==> flow/design.v <==
module ram8156
(
input logic clk,
input logic rst,
input logic [7:0] address,
inout logic [7:0] data,
input logic CSn,
input logic WRn,
input logic RDn,
input logic IOMn
);
logic MemRead,MemWrite;
integer i;
logic [7:0] datao;
logic [7:0] memory[0:256];
always@(negedge clk) begin
	if(rst) begin
		for(i=0;i<256;i++)
			memory[i] <= 8'b00000000;
	end else begin
	if(MemWrite)
		memory[address] <= data;
	else datao <= memory[address];
	end
end
assign MemRead = ((~RDn & ~IOMn)&~CSn);
assign MemWrite = ((~WRn & ~IOMn)&~CSn);
assign data = (MemRead) ? datao : 8'bzzzzzzzz;
endmodule
# == Step by step through the tools: ram8156 ==
# The steps from the RTL of ram8156 to its reports follow in flow order.
# Line numbers count from 1 in the design file above.
# Library cell names are shortened.
# The mark n/a stands for no value.
# setup
design,ram8156
clock,clk
library,sky130hd
lib_corner,tt_025C_1v80

# == Word level ==
# Source: Yosys, flattened and elaborated, memories not mapped. Widths are those after wreduce. Registers that Yosys merges into a memory's read port (data or address) are not register bits. Print and check cells do not count. Equal cells are merged and count once.
# Memory sizes are those after Yosys's memory passes, which may raise the word count (mostly to a power of two), join words into wider ones and drop unused or constant bits.
# word_totals
ff_bits,0
mem_bits_rw,4096
mem_count,1
in_bits,14
out_inout_bits,8
word_cells,20
# memory_table
name,size,width,line_no,text
memory,512,8,15,logic [7:0] memory[0:256];
# classes
muxes,8
n_logic,10
reduce_and_logical,1
# ops
cell,n
two-way mux 8 bit,3
two-way mux 9 bit,2
inverter 1 bit,6
AND 1 bit,4
two-way mux 1 bit,3
AND reduction 2 bit,1

# == Logic depth ==
# Depth = most cells in a row (Yosys ltp): at word level without a register or memory, in the mapped netlist without a sequential cell, where the memories' decode and read muxes count.
# depth
ltp_word,6
ABC_AREA,0
ltp_mapped,8
mapped_depth_nobuf,5

# == Mapped cells and area ==
# Yosys stat after the flow's synthesis: flattened, memories mapped to cells. It holds for the ABC_AREA given above (unset counts as 0); a run with the other value may have another netlist.
# mapped
cell_count,6085
yosys_area_um2,93933.8
ffs,2056
# types
cell_type,n
edfxtp_1,2056
and2_1,2050
mux4_2,512
a22oi_1,256
or2_2,250
clkbuf_1,382
nor2_1,231
a21oi_1,128
o41ai_1,32
buf_2,53
buf_6,14
nor2_2,21
nor2_4,9
nand2_1,25
buf_1,20
nand4_1,8
nor2b_1,8
buf_4,6
# Other cell types: 9; their cells: 24.

# Settings and measured results of 2 stored flow runs for module ram8156 (sky130hd), not sorted in any way. The constraints put input and output delay at 20% of the set period each and load the outputs with 0.01 pF.
# By "design_power_mw" is meant OpenSTA's value without simulated activity: inputs other than the clock are taken to toggle once in ten clock periods, and the tool carries that through the logic.
# Settings: n/a = not set for that run.
run,period_ns,CORE_UTILIZATION,PLACE_DENSITY_LB_ADDON,CORE_MARGIN,CELL_PAD_IN_SITES_DETAIL_PLACEMENT,GPL_TIMING_DRIVEN,CAP_MARGIN,MAX_ROUTING_LAYER,SLEW_MARGIN,SETUP_SLACK_MARGIN,CORE_ASPECT_RATIO,TNS_END_PERCENT,CTS_CLUSTER_SIZE,CTS_CLUSTER_DIAMETER,yosys_chip_area_um2,final_die_area_um2,cell_area_final_um2,fin_ws_ns,tns_setup_ns,ws_hold_ns,design_power_mw
flow run A,4.88,19,0.22,5,2,1,15,met4,20,n/a,n/a,n/a,n/a,n/a,93933.8,508547.0,127766.0,-0.513,-4.308,0.752,50.429
flow run B,5.5,31,0.24,5,n/a,n/a,5,n/a,20,0.18,0.74,15,50,199,93933.8,314249.0,116624.0,-0.218,-1.198,1.160,33.262
